==> flow/design.v <==
module mult (
    input wire [31:0] regA_out,
    input wire [31:0] regB_out,
    input wire multControl,
    input wire clock,
    input wire reset,
    output reg [31:0] hi_entrance,
    output reg [31:0] lo_entrance
);
reg [64:0] A_aux = 65'd0;
reg [31:0] Negativ;
reg [64:0] ANeg;
reg [64:0] Produto;
integer counter = 32;
always @ (posedge clock) begin
    if(reset) begin
        hi_entrance = 32'd0;
        lo_entrance = 32'd0;
        A_aux = 65'd0;
        Negativ = 32'd0;
        ANeg = 32'd0;
        Produto = 32'd0;
    end
    if(multControl) begin
        counter = 32;
        Negativ = ~regA_out+ 1;
        A_aux = {regA_out[31:0], 33'd0};
        ANeg = {Negativ[31:0], 33'd0};
        Produto = {32'd0, regB_out[31:0], 1'b0};
    end
    case(Produto[1:0])
        2'b01: begin
         Produto = Produto + A_aux;
        end
        2'b10: begin
         Produto = Produto + ANeg;
        end
    endcase
    Produto = Produto >> 1;
    if (Produto[63] == 1'b1) begin
        Produto[64] = 1'b1;
    end
    if(counter > 0) begin
        counter = counter - 1;
    end
    if(counter == 0) begin
        hi_entrance = Produto[64:33];
        lo_entrance = Produto[32:1];
        counter = -1;
    end
    if(counter == -1) begin
        A_aux = 65'd0;
        ANeg = 65'd0;
        Produto = 65'd0;
        Negativ = 32'd0;
    end
end
endmodule
### Reports on mult

The steps from the RTL of mult to its reports follow in flow order.
Line numbers count from 1 in the design file above.
Operators: Yosys type, input widths -> output width; for muxes data width and select width s.
A cell with - has no value.

| set-up | value |
|---|---|
| top | mult |
| clock | clock |
| standard-cell library | sky130hd |
| corner | tt_025C_1v80 |

### After elaboration

Source: Yosys, flattened and elaborated, memories not mapped. Widths are those after wreduce. Registers that Yosys merges into a memory's read port (data or address) are not register bits. Print and check cells do not count. Equal cells are merged and count once.

| bit counts | value |
|---|---|
| register bits after elaboration | 291 |

| cells by class | value |
|---|---|
| equality and inequality tests | 3 |
| bitwise operators | 1 |
| muxes and demuxes | 14 |
| order comparisons | 1 |
| add/sub/neg operators | 4 |
| reduce/logical cells | 2 |

Operator list:

| kind | number |
|---|---|
| $mux 65 | 6 |
| $mux 32 | 6 |
| $add 65x65->65 | 2 |
| $pmux 65 s2 | 1 |
| $add 32x1->32 const B | 1 |
| $gt 32x1->1 const B | 1 |
| $eq 32x1->1 const B | 1 |
| $sub 32x2->32 const B | 1 |
| $not 32->32 | 1 |
| $logic_not 32->1 | 1 |
| $eq 2x1->1 const B | 1 |
| $eq 2x2->1 const B | 1 |
| $reduce_bool 2->1 | 1 |
| $mux 1 | 1 |

### Depth

Yosys ltp: most cells in a row. Word level: on the elaborated netlist, between registers, memories and ports. Mapped: between sequential cells and ports; inverters and the memories' decode and read muxes count.

| logic depth | value |
|---|---|
| depth after elaboration | 7 |
| ABC_AREA | 0 |
| gate-level depth with buffers | 25 |
| depth with buffers taken out | 21 |

### Synthesis result

The flow's flattened synthesis, as Yosys stat reports it; memories are mapped. The netlist is that of the ABC_AREA named above (0 if unset); the other value can give another one.

| synthesis totals | value |
|---|---|
| cells in the netlist | 1990 |
| mapped flip-flops | 289 |
| buffers | 135 |
| mapped area | 16706.0 µm² |

Cells by type:

| cell type | number | area in all (µm²) |
|---|---|---|
| sky130_fd_sc_hd__dfxtp_1 | 226 | 4.52E+03 |
| sky130_fd_sc_hd__edfxtp_1 | 63 | 1.89E+03 |
| sky130_fd_sc_hd__nor2_1 | 295 | 1.11E+03 |
| sky130_fd_sc_hd__mux2i_1 | 95 | 950.912 |
| sky130_fd_sc_hd__ha_1 | 66 | 825.792 |
| sky130_fd_sc_hd__nor3_1 | 118 | 590.566 |
| sky130_fd_sc_hd__a21oi_1 | 114 | 570.547 |
| sky130_fd_sc_hd__xnor2_1 | 54 | 472.954 |
| sky130_fd_sc_hd__nand2_1 | 117 | 439.171 |
| sky130_fd_sc_hd__o21ai_0 | 83 | 415.398 |
| sky130_fd_sc_hd__a22oi_1 | 52 | 390.374 |
| sky130_fd_sc_hd__clkbuf_1 | 100 | 375.36 |
| sky130_fd_sc_hd__inv_1 | 87 | 326.563 |
| sky130_fd_sc_hd__a21o_1 | 40 | 300.288 |
| sky130_fd_sc_hd__a22o_1 | 33 | 289.027 |
| sky130_fd_sc_hd__xor2_1 | 30 | 262.752 |
| sky130_fd_sc_hd__and2_1 | 38 | 237.728 |
| sky130_fd_sc_hd__nand4_1 | 27 | 168.912 |

Other cell types: 58; their cells: 352.

### Timing after synthesis

OpenSTA on the mapped netlist: ideal clock, no wires. The path of least setup slack (recovery checks aside). Input and output delay are each 20% of the period. Register names are those of the netlist, which keeps one name where synthesis merged equal registers.

| path post-synthesis | value |
|---|---|
| kind | input-to-reg |
| start point | input multControl |
| end point | register hi_entrance[28] |
| data required time | 7823 ps |
| stages on the path | 22 |
| setup slack | 501 ps |
| path delay | 5883 ps |
| arrival time | 7322 ps |
| buffers on the path | 7 |
| setup time | 157 ps |
| input delay | 1596 ps |
| clock period | 7980 ps |
| synthesis period reached | 7479 ps |

"path delay" is the arrival time less input delay plus setup time.
"stages on the path" counts driving pins, that of a launching flip-flop among them; a cell with two outputs on the path counts twice.
"synthesis period reached" = period - worst setup slack (recovery checks aside). The figure is calculated, with input and output delays left at 20% of the set period.
Between the ends stands the longest chain of elaborated cells between them, by number of cells; it is not shown to be the way that was timed. Of several equally long chains one is given.
A line is the first line of the expression or statement that the cell stems from. Yosys adds cells for indexed reads and writes and turns some case tables into memories.
Ways into the end's enable are left out, as the timed path ends at the data pin.

| on the way, post-synthesis | value |
|---|---|
| cells stage by stage | sky130_fd_sc_hd__clkbuf_1 sky130_fd_sc_hd__clkbuf_1 sky130_fd_sc_hd__clkbuf_1 sky130_fd_sc_hd__buf_1 sky130_fd_sc_hd__buf_1 sky130_fd_sc_hd__a22o_1 sky130_fd_sc_hd__ha_1 sky130_fd_sc_hd__clkbuf_1 sky130_fd_sc_hd__clkbuf_1 sky130_fd_sc_hd__mux2i_1 sky130_fd_sc_hd__nor2_1 sky130_fd_sc_hd__fa_1 sky130_fd_sc_hd__a211oi_1 sky130_fd_sc_hd__o21a_1 sky130_fd_sc_hd__a21oi_1 sky130_fd_sc_hd__a311oi_1 sky130_fd_sc_hd__o31ai_1 sky130_fd_sc_hd__a31oi_1 sky130_fd_sc_hd__o31ai_1 sky130_fd_sc_hd__a211oi_1 sky130_fd_sc_hd__mux2_2 sky130_fd_sc_hd__nor3_1 |
| cells in the longest elaborated chain | 5 |

RTL lines, path post-synthesis:

| item | RTL line | text |
|---|---|---|
| start, declared | 4 | `input wire multControl,` |
| $mux 32 | 24 | `if(multControl) begin` |
| $sub 32x2->32 | 44 | `counter = counter - 1;` |
| $mux 32 | 43 | `if(counter > 0) begin` |
| $logic_not 32->1 | 46 | `if(counter == 0) begin` |
| $mux 32 | 46 |  |
| end, assigned | 17 | `hi_entrance = 32'd0;` |
| end, assigned | 47 | `hi_entrance = Produto[64:33];` |
| end, declared | 7 | `output reg [31:0] hi_entrance,` |

### Worst path after layout

Path of least setup slack in the final report of stored run 1 (OpenROAD, finished layout, wires in). Where an end is a register, its clock arrival counts in the times.
The path's times are printed in steps of 10 ps; the period is the one set.

| path after layout | value |
|---|---|
| kind | input-to-reg |
| start point | input regA_out[6] |
| end point | register hi_entrance[30] |
| stages on the path | 19 |
| input delay | 1090 ps |
| setup time | 250 ps |
| setup slack | 180 ps |
| clock period | 5430 ps |
| arrival time | 5580 ps |
| buffers on the path | 2 |
| data required time | 5760 ps |

Between the ends stands the longest chain of elaborated cells between them, by number of cells; it is not shown to be the way that was timed. Of several equally long chains one is given.

| on the way, after layout | value |
|---|---|
| cells stage by stage | sky130_fd_sc_hd__dlymetal6s2s_1 sky130_fd_sc_hd__or4_4 sky130_fd_sc_hd__nor4_4 sky130_fd_sc_hd__nand2_1 sky130_fd_sc_hd__or2_4 sky130_fd_sc_hd__or4_4 sky130_fd_sc_hd__buf_4 sky130_fd_sc_hd__or3_1 sky130_fd_sc_hd__a32oi_1 sky130_fd_sc_hd__mux2i_1 sky130_fd_sc_hd__ha_1 sky130_fd_sc_hd__a21o_1 sky130_fd_sc_hd__a21o_1 sky130_fd_sc_hd__a2111oi_4 sky130_fd_sc_hd__a31oi_1 sky130_fd_sc_hd__xor2_1 sky130_fd_sc_hd__nor2_1 sky130_fd_sc_hd__xnor2_1 sky130_fd_sc_hd__nor2_1 |
| cells in the longest elaborated chain | 6 |

RTL lines, path after layout:

| item | RTL line | text |
|---|---|---|
| start, declared | 2 | `input wire [31:0] regA_out,` |
| $not 32->32 | 26 | `Negativ = ~regA_out+ 1;` |
| $add 32x1->32 | 26 |  |
| $mux 65 | 24 | `if(multControl) begin` |
| $add 65x65->65 | 36 | `Produto = Produto + ANeg;` |
| $pmux 65 s2 | 31 | `case(Produto[1:0])` |
| $mux 32 | 46 | `if(counter == 0) begin` |
| end, assigned | 17 | `hi_entrance = 32'd0;` |
| end, assigned | 47 | `hi_entrance = Produto[64:33];` |
| end, declared | 7 | `output reg [31:0] hi_entrance,` |

Memo
Re: implementation data of mult

Module mult, platform sky130hd: 2 stored runs of the flow (Yosys, OpenROAD) with differing settings, in no particular order. Input and output delays are each 20% of the period that was set; the output load is 0.01 pF.
"clock period achieved" = clock period - worst setup slack. The figure is calculated, with input and output delays left at 20% of the set period.
"total power after layout": no workload was simulated; the value follows from the tool's default switching activity.
Among the settings, n/a means not set for that run.

| run name | period_ns | CORE_UTILIZATION | PLACE_DENSITY_LB_ADDON | CELL_PAD_IN_SITES_DETAIL_PLACEMENT | TNS_END_PERCENT | GPL_ROUTABILITY_DRIVEN | MIN_ROUTING_LAYER | CAP_MARGIN | CORE_MARGIN | SLEW_MARGIN | PLACE_DENSITY | CORE_ASPECT_RATIO | CELL_PAD_IN_SITES_GLOBAL_PLACEMENT | CTS_CLUSTER_SIZE | MAX_ROUTING_LAYER | worst hold slack (ps) | clock period achieved (ps) | total die area (µm²) | total power after layout (W) | chip area in the Yosys report (µm²) | standard-cell area of the final layout (µm²) | utilization (%) | lowest setup slack (ps) |
|---|---|---|---|---|---|---|---|---|---|---|---|---|---|---|---|---|---|---|---|---|---|---|---|
| stored run 1 | 5.43 | 16 | 0.28 | 0 | 20 | 0 | met2 | 20 | 2 | 20 | n/a | n/a | n/a | n/a | n/a | 429 | 5254 | 107014.0 | 0.006214 | 16706.0 | 24309.6 | 23.5 | 176 |
| stored run 2 | 6.0 | 27 | n/a | 1 | n/a | n/a | met1 | 20 | 2 | 20 | 0.49 | 0.9 | 3 | 72 | met4 | 430 | 5712 | 63882.7 | 0.005737 | 16706.0 | 22605.4 | 36.9 | 288 |
